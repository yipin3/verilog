==> flow/design.v <==
module Acc8(reset, clk, w_en, Sout1, Sout0);
input reset, clk, w_en;
output [6:0] Sout1, Sout0;
wire [7:0] Din, Dout;
assign Din = Dout + 8'd1;
DFF8 D0(.Din(Din), .reset(reset), .w_en(w_en), .clk(clk), .Dout(Dout));
Seven_Segment S0(.Din(Dout[3:0]), .Dout(Sout0));
Seven_Segment S1(.Din(Dout[7:4]), .Dout(Sout1));
endmodule
module DFF8(Din, reset, w_en, clk, Dout);
input [7:0]Din;
input clk, reset, w_en;
output [7:0] Dout;
reg Dout;
always@ (posedge clk or negedge reset) begin   
	if (!reset)
		Dout <= 8'd0;
	else
		Dout <= (w_en)?Din:Dout;
end
endmodule
module Seven_Segment(Din,Dout);
input [3:0] Din;
output [6:0] Dout;
assign Dout[0]=((!Din[3])&(!Din[2])&(!Din[1])&  Din[0] )|
               ((!Din[3])&  Din[2] &(!Din[1])&(!Din[0]))|
					(  Din[3] &  Din[2] &(!Din[1])&  Din[0] )|
					(  Din[3] &(!Din[2])&  Din[1] &  Din[0] );
assign Dout[1]=((!Din[3])&  Din[2] &(!Din[1])&  Din[0] )|
               (            Din[2] &  Din[1] &(!Din[0]))|
					(  Din[3] &         &  Din[1] &  Din[0] )|
					(  Din[3] &  Din[2]           &(!Din[0]));
assign Dout[2]=((!Din[3])&(!Din[2])&  Din[1] &(!Din[0]))|
               (  Din[3] &  Din[2] &  Din[1]           )|
					(  Din[3] &  Din[2]           &  Din[0] );
assign Dout[3]=((!Din[3])&(!Din[2])&(!Din[1])&  Din[0] )|
               ((!Din[3])&  Din[2] &(!Din[1])&(!Din[0]))|
					(  Din[3] &  Din[2] &(!Din[1])&  Din[0] )|
					(         &(!Din[2])&  Din[1] &  Din[0] );
assign Dout[4]=((!Din[3])                    &  Din[0] )|
               (          (!Din[2])&(!Din[1])&  Din[0] )|
					((!Din[3])&  Din[2] &(!Din[1])          );
assign Dout[5]=((!Din[3])&  Din[2] &(!Din[1])&  Din[0] )|
               ((!Din[3])&(!Din[2])          &  Din[0] )|
					((!Din[3])&(!Din[2])&  Din[1]           )|
					((!Din[3])          &  Din[1] &  Din[0] );
assign Dout[6]=((!Din[3])&  Din[2] &  Din[1] &  Din[0] )|
					(  Din[3] &  Din[2] &(!Din[1])&(!Din[0]))|
					((!Din[3])&(!Din[2])&(!Din[1])          );
endmodule
Tool chain data of Acc8
What the tools print for Acc8, step after step.
Lines are those of the file above, counted from 1.
Cell names lack the library's common part.
{"block": "design", "top_module": "Acc8", "clock_port": "clk", "lib": "sky130hd", "pvt_corner": "tt_025C_1v80"}

Word-level counts
Yosys after proc, flatten, opt, wreduce and memory -nomap, before mapping. Enables and synchronous resets that opt folds into registers are not counted as muxes. Memory bits, and registers merged into a memory's read port (data or address), are not among the register bits. Print and check cells are not counted. Equal cells are merged and count once.
{"block": "bits", "register_bits": 8, "output_inout_bits": 14, "word_cells": 108}
{"block": "classes", "n_addsub": 1, "logic": 98, "reduce_and_logical": 8}
{"block": "ops", "op": "1-bit AND", "n": 66}
{"block": "ops", "op": "1-bit bitwise OR", "n": 32}
{"block": "ops", "op": "1-bit logical NOT", "n": 8}
{"block": "ops", "op": "8-bit by 1-bit adder with 8-bit output (second input constant)", "n": 1}

Logic depth
Longest topological path by Yosys (ltp), each cell counted once; first at word level (registers and memories cut), then after technology mapping (sequential cells cut; the memories' decode and read muxes count).
{"block": "logic_depth", "word_depth": 7, "ABC_AREA": 0, "mapped_depth": 4, "depth_no_buf": 4}

Synthesis result
Source: synth_stat.txt of the flow (Yosys; design flattened, memories mapped). It holds for the ABC_AREA given above (unset counts as 0); a run with the other value may have another netlist.
{"block": "synth_totals", "mapped_cells": 87, "synth_area_um2": 678.2, "sequential_area_um2": 200.2, "ff_cells": 8, "n_buf": 8}
{"block": "types", "cell_type": "dfrtp_1", "n": 8, "area_total_um2": 200.192}
{"block": "types", "cell_type": "nand2_1", "n": 13, "area_total_um2": 48.797}
{"block": "types", "cell_type": "nor2_1", "n": 13, "area_total_um2": 48.797}
{"block": "types", "cell_type": "xnor2_1", "n": 5, "area_total_um2": 43.792}
{"block": "types", "cell_type": "buf_2", "n": 7, "area_total_um2": 35.034}
{"block": "types", "cell_type": "o21ai_0", "n": 6, "area_total_um2": 30.029}
{"block": "types", "cell_type": "xor2_1", "n": 3, "area_total_um2": 26.275}
{"block": "types", "cell_type": "mux2_2", "n": 2, "area_total_um2": 22.522}
{"block": "types", "cell_type": "and3_1", "n": 3, "area_total_um2": 18.768}
{"block": "types", "cell_type": "a22o_1", "n": 2, "area_total_um2": 17.517}
{"block": "types", "cell_type": "nand3b_1", "n": 2, "area_total_um2": 15.014}
{"block": "types", "cell_type": "nor3b_1", "n": 2, "area_total_um2": 15.014}
{"block": "types", "cell_type": "a31oi_1", "n": 2, "area_total_um2": 12.512}
{"block": "types", "cell_type": "ha_1", "n": 1, "area_total_um2": 12.512}
{"block": "types", "cell_type": "nand2b_1", "n": 2, "area_total_um2": 12.512}
{"block": "types", "cell_type": "nor2b_1", "n": 2, "area_total_um2": 12.512}
{"block": "types", "cell_type": "mux2i_1", "n": 1, "area_total_um2": 10.01}
{"block": "types", "cell_type": "nand3_1", "n": 2, "area_total_um2": 10.01}
Other cell types: 11; their cells: 11.
By module: a second synthesis without flattening, with its own total; a netlist apart from the flattened one above.
{"block": "unflattened", "hier_cells": 95, "hier_area_um2": 863.3}
Rows give one instance, submodules left out.
{"block": "by_module", "module": "Seven_Segment", "n_inst": 2, "cells": 31, "mod_area_um2": 207.7, "seq_area_um2": 0.0}
{"block": "by_module", "module": "DFF8", "n_inst": 1, "cells": 17, "mod_area_um2": 331.6, "seq_area_um2": 200.2}
{"block": "by_module", "module": "Acc8", "n_inst": 1, "cells": 16, "mod_area_um2": 116.4, "seq_area_um2": 0.0}

Worst setup path after synthesis
Source: OpenSTA report_checks on the synthesized netlist (no wires, ideal clock, input and output delay 20% of the period each), path of least setup slack; recovery checks are left aside. Register names are those of the netlist, which keeps one name where synthesis merged equal registers.
{"block": "synth_timing", "path_type": "register to output", "startpoint": "register D0.Dout[1]", "endpoint": "output Sout0[0]", "period_ps": 1800, "launch_ps": 0, "t_arrival_ps": 1110, "required_time_ps": 1440, "setup_slack_ps": 330, "delay_ps": 1110, "stages": 5, "n_path_buf": 1, "period_less_setup_slack_ps": 1470}
"delay_ps" = arrival - input delay + setup time.
A path that ends at an output port has no setup time.
"stages" counts driving pins, that of a launching flip-flop among them; a cell with two outputs on the path counts twice.
"period_less_setup_slack_ps" is the clock period less the worst setup slack; recovery checks do not enter. This is arithmetic on one report: input and output delays are still those of the set period (20% each).
The rows between start and end are the longest chain of elaborated cells between them; the timing report does not say that the signal goes this way. Where chains are equally long, one stands for them.
A line is the first line of the expression or statement that the cell stems from. Yosys adds cells for indexed reads and writes and turns some case tables into memories.
{"block": "synth_via", "cell_sequence": "dfrtp_1 -> buf_4 -> and2b_1 -> nor3b_1 -> o21ai_0", "elab_chain_cells": 6}
{"block": "synth_rtl", "element": "start: declaration", "line": 13, "rtl": "output [7:0] Dout;"}
{"block": "synth_rtl", "element": "start: assignment", "line": 17, "rtl": "Dout <= 8'd0;"}
{"block": "synth_rtl", "element": "start: assignment", "line": 19, "rtl": "Dout <= (w_en)?Din:Dout;"}
{"block": "synth_rtl", "element": "1-bit logical NOT", "line": 25, "rtl": "assign Dout[0]=((!Din[3])&(!Din[2])&(!Din[1])&  Din[0] )|"}
{"block": "synth_rtl", "element": "1-bit AND (2 in a row)", "line": 25}
{"block": "synth_rtl", "element": "1-bit bitwise OR (3 in a row)", "line": 25}
{"block": "synth_rtl", "element": "end: declaration", "line": 3, "rtl": "output [6:0] Sout1, Sout0;"}

Worst path after layout
From the final timing report of run 1: the path of least setup slack in the routed layout; clock arrival at registers is part of the times.
The path's times are printed in steps of 10 ps; the period is the one set.
{"block": "layout_timing", "path_type": "register to output", "startpoint": "register D0.Dout[4]", "endpoint": "output Sout1[1]", "period_ps": 1750, "launch_ps": 260, "t_arrival_ps": 1450, "required_time_ps": 1400, "setup_slack_ps": -50, "stages": 5, "n_path_buf": 2}
The rows between start and end are the longest chain of elaborated cells between them; the timing report does not say that the signal goes this way. Where chains are equally long, one stands for them.
{"block": "layout_via", "cell_sequence": "dfrtp_2 -> buf_6 -> or3b_4 -> o311ai_4 -> buf_2", "elab_chain_cells": 5}
{"block": "layout_rtl", "element": "start: declaration", "line": 13, "rtl": "output [7:0] Dout;"}
{"block": "layout_rtl", "element": "start: assignment", "line": 17, "rtl": "Dout <= 8'd0;"}
{"block": "layout_rtl", "element": "start: assignment", "line": 19, "rtl": "Dout <= (w_en)?Din:Dout;"}
{"block": "layout_rtl", "element": "1-bit logical NOT", "line": 30, "rtl": "(            Din[2] &  Din[1] &(!Din[0]))|"}
{"block": "layout_rtl", "element": "1-bit AND", "line": 30}
{"block": "layout_rtl", "element": "1-bit bitwise OR (3 in a row)", "line": 29, "rtl": "assign Dout[1]=((!Din[3])&  Din[2] &(!Din[1])&  Din[0] )|"}
{"block": "layout_rtl", "element": "end: declaration", "line": 3, "rtl": "output [6:0] Sout1, Sout0;"}

==> runs of Acc8 <==
Design Acc8 on sky130hd. What follows are 2 stored runs of the flow, each under its own settings; their order means nothing. The constraints put input and output delay at 20% of the set period each and load the outputs with 0.01 pF.
"period_reached_ps": clock period set for the run, less the worst setup slack. It is reckoned from that one timing run; input and output delays stay at 20% of the period that was set.
By "timing.worst_path_ps" is meant the share of the clock period that the worst setup path is allowed (20% is reserved at inputs, 20% at outputs), minus its slack. Clock arrival times at its registers enter into it.
"design_power_mw": no workload was simulated; the value follows from the tool's default switching activity.
"timing.worst_path_ps" is given in steps of 10 ps.

{"run": "run 1", "settings": { "period_ns": 1.75, "SETUP_SLACK_MARGIN": 0.47, "CAP_MARGIN": 20, "CORE_MARGIN": 2, "CORE_UTILIZATION": 40, "SLEW_MARGIN": 20 }, "results": { "period_reached_ps": 1802, "timing.setup.ws_ps": -52, "design_power_mw": 2.614, "final_setup_tns_ps": -150, "synth_area_um2": 678.2, "final_die_area_um2": 2040.8, "final_stdcell_area_um2": 1271.2, "timing.worst_path_ps": 1450, "worst_setup_path_type": "register to output", "finalUtil_pct": 82.5 }}
{"run": "run 2", "settings": { "period_ns": 1.62, "CORE_UTILIZATION": 36, "SETUP_SLACK_MARGIN": 0.38, "PLACE_DENSITY": 0.94, "GPL_ROUTABILITY_DRIVEN": 1, "MIN_ROUTING_LAYER": "met2", "CAP_MARGIN": 20, "CORE_MARGIN": 2, "SLEW_MARGIN": 20 }, "results": { "period_reached_ps": 1768, "timing.setup.ws_ps": -148, "design_power_mw": 2.887, "final_setup_tns_ps": -882, "synth_area_um2": 678.2, "final_die_area_um2": 2246.8, "final_stdcell_area_um2": 1290.0, "timing.worst_path_ps": 1440, "worst_setup_path_type": "register to output", "finalUtil_pct": 73.9 }}
